==> flow/design.v <==
`timescale 1ns / 1ps
module clk_div (input clkin, reset, output reg clk);
reg [31:0] counter_clk_div; 
    always @(posedge clkin, posedge reset)
    begin 
        if(reset) begin 
            counter_clk_div <= 0;
            clk <= 0;     
        end
        else if (counter_clk_div == 32'd49999)
            begin 
                counter_clk_div <= 0;
                clk <= ~clk; 
            end
    else counter_clk_div = counter_clk_div + 1;        
    end
endmodule
module manager(input clkin, reset, add, subtract, multiply, divide, b1, b2, b3, b4, b5, output reg [3:0] enable, output reg [6:0] shuffle_led_output, output reg decimal);
reg [1:0] led_counter;
reg [6:0] disp_result; 
   wire [6:0] output1, output2, output3, output4, output5, ones_sd , tens_sd , hunds_sd , thous_sd;
   wire clk;
   clk_div c1(clkin, reset, clk);
    wire [3:0] num1, num2, num3, num4;
   input_handling button1 (clk, reset, b1, output1, num1);
   input_handling button2 (clk, reset, b2, output2, num2);
   input_handling button3 (clk, reset, b3, output3, num3);
   input_handling button4 (clk, reset, b4, output4, num4);
reg [13:0] result;
wire [6:0] v1, v2, v3, v4;
    always @(posedge clk, posedge reset)
        begin 
         if(reset)
            led_counter <= 2'd0;
         else   
            led_counter <= led_counter + 1;
        end
        reg [6:0] temp;
    always @(*)
        begin 
            case(led_counter)
            2'd0: begin 
                 enable = 4'b1110;
                 temp =  output1; 
                 disp_result =  v1;
                 decimal = 1;
            end
            2'd1: begin enable = 4'b1101;
               temp =  output2;         
               if (b5) decimal = 1 ;
               else decimal = 0;
               disp_result =  v2;
            end
            2'd2: begin enable = 4'b1011;
               temp =  output3;  
               decimal = 1;
               disp_result =  v3;
            end
            2'd3: begin enable = 4'b0111; 
               temp =  output4;
               decimal = 1;
               disp_result =  v4;
            end
            endcase
            end
    always @(*)
            begin
            case (b5)
               1'b1:   shuffle_led_output = disp_result;
               1'b0:   shuffle_led_output = temp;
            endcase 
     end
reg [9:0] midway1, midway2;
reg f;
always @(add, subtract, multiply, divide)
    begin 
    midway1 = (num1 * 4'd10);
    midway2 = (num3 * 4'd10);
        if(add) begin
            result = num2 + midway1 + num4 + midway2;
            f=0;
            end
        if(subtract)begin
        if (num2 + midway1 >=(num4 + midway2))begin
              result = num2 + midway1 - (num4 + midway2);
              f=0;
              end
        else begin
        result = -(num2 + midway1) + (num4 + midway2);
        f=1;
        end 
              end
        if(multiply) begin
            result = (num2 + midway1) * (num4 + midway2);
            f=0;
       end
        if (divide)begin
            result = (num2 + midway1) / (num4 + midway2);
           f=0;
      end
    end
binary_to_BCD b2b (result,f, v4, v3, v2 , v1);
endmodule
# Reports on clk_div
# The steps from the RTL of clk_div to its reports follow in flow order.
# Lines are those of the file above, counted from 1.
# Operators: Yosys type, input widths -> output width; for muxes data width and select width s.
# Not given: -
# design
top,clk_div
clock,clkin
cell_library,sky130hd
pvt_corner,tt_025C_1v80

# Word level
# Counts by Yosys on the flattened word-level netlist (proc, flatten, opt, wreduce; memories kept). Register bits leave out memories and registers merged into their read ports (data or address); mux counts leave out enables and synchronous resets folded into registers. Print and check cells are left out. Cells with the same type and inputs are merged into one.
# op_classes
mux,1
add_sub_neg,1
equal,1
bitwise,1
# ops
operator,n
$add 32x1->32 const B,1
$eq 32x16->1 const B,1
$mux 32,1
$not 1->1,1
# word_totals
out_inout_bits,1
inputBits,2
reg_bits,33
word_cells,6

# Logic depth
# Longest topological path by Yosys (ltp), each cell counted once; first at word level (registers and memories cut), then after technology mapping (sequential cells cut; the memories' decode and read muxes count).
# logic_depth
depth_word,2
ABC_AREA,0
depth_mapped,5

# Netlist
# Source: synth_stat.txt of the flow (Yosys; design flattened, memories mapped). It holds for the ABC_AREA given above (unset counts as 0); a run with the other value may have another netlist.
# mapped
ff_cells,33
sequential_area_mm2,0.0008258
area_mm2,0.001609
cell_count,143
buffers,2
# types
cell_type,n
sky130_fd_sc_hd__dfrtp_1,33
sky130_fd_sc_hd__xnor2_1,23
sky130_fd_sc_hd__nand4_1,13
sky130_fd_sc_hd__nand3_1,13
sky130_fd_sc_hd__nor4_4,3
sky130_fd_sc_hd__xor2_1,7
sky130_fd_sc_hd__nor2_1,12
sky130_fd_sc_hd__and3_1,6
sky130_fd_sc_hd__nor3_1,5
sky130_fd_sc_hd__nor4_1,4
sky130_fd_sc_hd__and2_1,3
sky130_fd_sc_hd__inv_1,5
sky130_fd_sc_hd__nand3_4,1
sky130_fd_sc_hd__nor3_4,1
sky130_fd_sc_hd__nand2_1,4
sky130_fd_sc_hd__ha_1,1
sky130_fd_sc_hd__nand4_2,1
sky130_fd_sc_hd__nor4_2,1
# Other cell types: 7; their cells: 7.

# Path before layout
# Source: OpenSTA report_checks on the synthesized netlist (no wires, ideal clock, input and output delay 20% of the period each), path of least setup slack; recovery checks are left aside. Register names are those of the netlist, which keeps one name where synthesis merged equal registers.
# synth_path
path_kind,reg2reg
from,register counter_clk_div[0]
to,register counter_clk_div[30]
path_slack_ps,119
n_path_buf,0
delay_ps,1592
setup_ps,123
path_stages,6
required_time_ps,1587
t_first_pin_ps,0
tclk_ps,1710
arrival_time_ps,1469
period_less_setup_slack_ps,1591
# "delay_ps" = arrival - input delay + setup time.
# "path_stages": output pins that drive a net of the path, with the launching flip-flop's if there is one; two outputs of one cell count as two.
# "period_less_setup_slack_ps" is the clock period less the worst setup slack; recovery checks do not enter. This is arithmetic on one report: input and output delays are still those of the set period (20% each).
# Between the ends stands the longest chain of elaborated cells between them, by number of cells; it is not shown to be the way that was timed. Of several equally long chains one is given.
# A line is the first line of the expression or statement that the cell stems from. Yosys adds cells for indexed reads and writes and turns some case tables into memories.
# A register here has more assigning lines than the two given.
# synth_via
cell_sequence,sky130_fd_sc_hd__dfrtp_1 sky130_fd_sc_hd__ha_1 sky130_fd_sc_hd__nand3_1 sky130_fd_sc_hd__nor4_4 sky130_fd_sc_hd__nand4_1 sky130_fd_sc_hd__xnor2_1
elab_chain_len,2
# synth_lines
element,line,text
"start, declared",3,reg [31:0] counter_clk_div;
"start, assigned",7,counter_clk_div <= 0;
"start, assigned",15,else counter_clk_div = counter_clk_div + 1;
$add 32x1->32,15,
$mux 32,10,else if (counter_clk_div == 32'd49999)
"end, assigned",12,counter_clk_div <= 0;
"end, assigned",15,
"end, declared",3,

# Worst path after layout
# From the final timing report of flow run 1: the path of least setup slack in the routed layout; clock arrival at registers is part of the times.
# The path's times are printed in steps of 10 ps; the period is the one set.
# layout_path
path_kind,reg2reg
from,register counter_clk_div[0]
to,register counter_clk_div[24]
tclk_ps,2200
path_slack_ps,190
required_time_ps,2370
t_first_pin_ps,300
path_stages,6
arrival_time_ps,2180
n_path_buf,0
setup_ps,120
# Between the ends stands the longest chain of elaborated cells between them, by number of cells; it is not shown to be the way that was timed. Of several equally long chains one is given.
# A register here has more assigning lines than the two given.
# layout_via
cell_sequence,sky130_fd_sc_hd__dfrtp_1 sky130_fd_sc_hd__ha_1 sky130_fd_sc_hd__nand3_1 sky130_fd_sc_hd__nor4_4 sky130_fd_sc_hd__nand3_1 sky130_fd_sc_hd__xnor2_1
elab_chain_len,2
# layout_lines
element,line,text
"start, declared",3,reg [31:0] counter_clk_div;
"start, assigned",7,counter_clk_div <= 0;
"start, assigned",15,else counter_clk_div = counter_clk_div + 1;
$add 32x1->32,15,
$mux 32,10,else if (counter_clk_div == 32'd49999)
"end, assigned",12,counter_clk_div <= 0;
"end, assigned",15,
"end, declared",3,

# 2 stored runs of clk_div in the flow (synthesis by Yosys, layout by OpenROAD, sky130hd cells), in arbitrary order. Constraints: input delay and output delay 20% of the set period each, output load 0.01 pF.
# "timing.achieved_period_ps" = clock period - worst setup slack. The figure is calculated, with input and output delays left at 20% of the set period.
# "worst_path_ps": the worst setup path's part of the clock period (all of it between registers, 20% less for each end at a port) less its slack. A launch clock that arrives late makes it longer, a capture clock that arrives late makes it shorter.
# "totalPower_mw" rests on the timing tool's default activity at the inputs, not on a simulated workload.
# "worst_path_ps" is given in steps of 10 ps.
# A setting shown as n/a is not set for that run.
run,period_ns,CORE_UTILIZATION,PLACE_DENSITY,CELL_PAD_IN_SITES_GLOBAL_PLACEMENT,CELL_PAD_IN_SITES_DETAIL_PLACEMENT,TNS_END_PERCENT,GPL_ROUTABILITY_DRIVEN,CAP_MARGIN,SLEW_MARGIN,MIN_ROUTING_LAYER,CORE_MARGIN,setupTns_ps,finish.utilization_frac,design_die_area_mm2,worst_path_ps,path_kind,setup_ws_ps,yosys_chip_area_mm2,totalPower_mw,timing.achieved_period_ps,post_route_stdcell_area_mm2
flow run 1,2.2,15,0.7,0,2,40,0,30,30,met2,2,0,0.183,0.0115713,2010,reg2reg,194,0.001609,1.099,2006,0.0018968
flow run 2,1.2,40,n/a,n/a,n/a,n/a,n/a,20,20,n/a,2,-8604,0.627,0.0045461,1580,reg2reg,-380,0.001609,2.195,1580,0.0024711
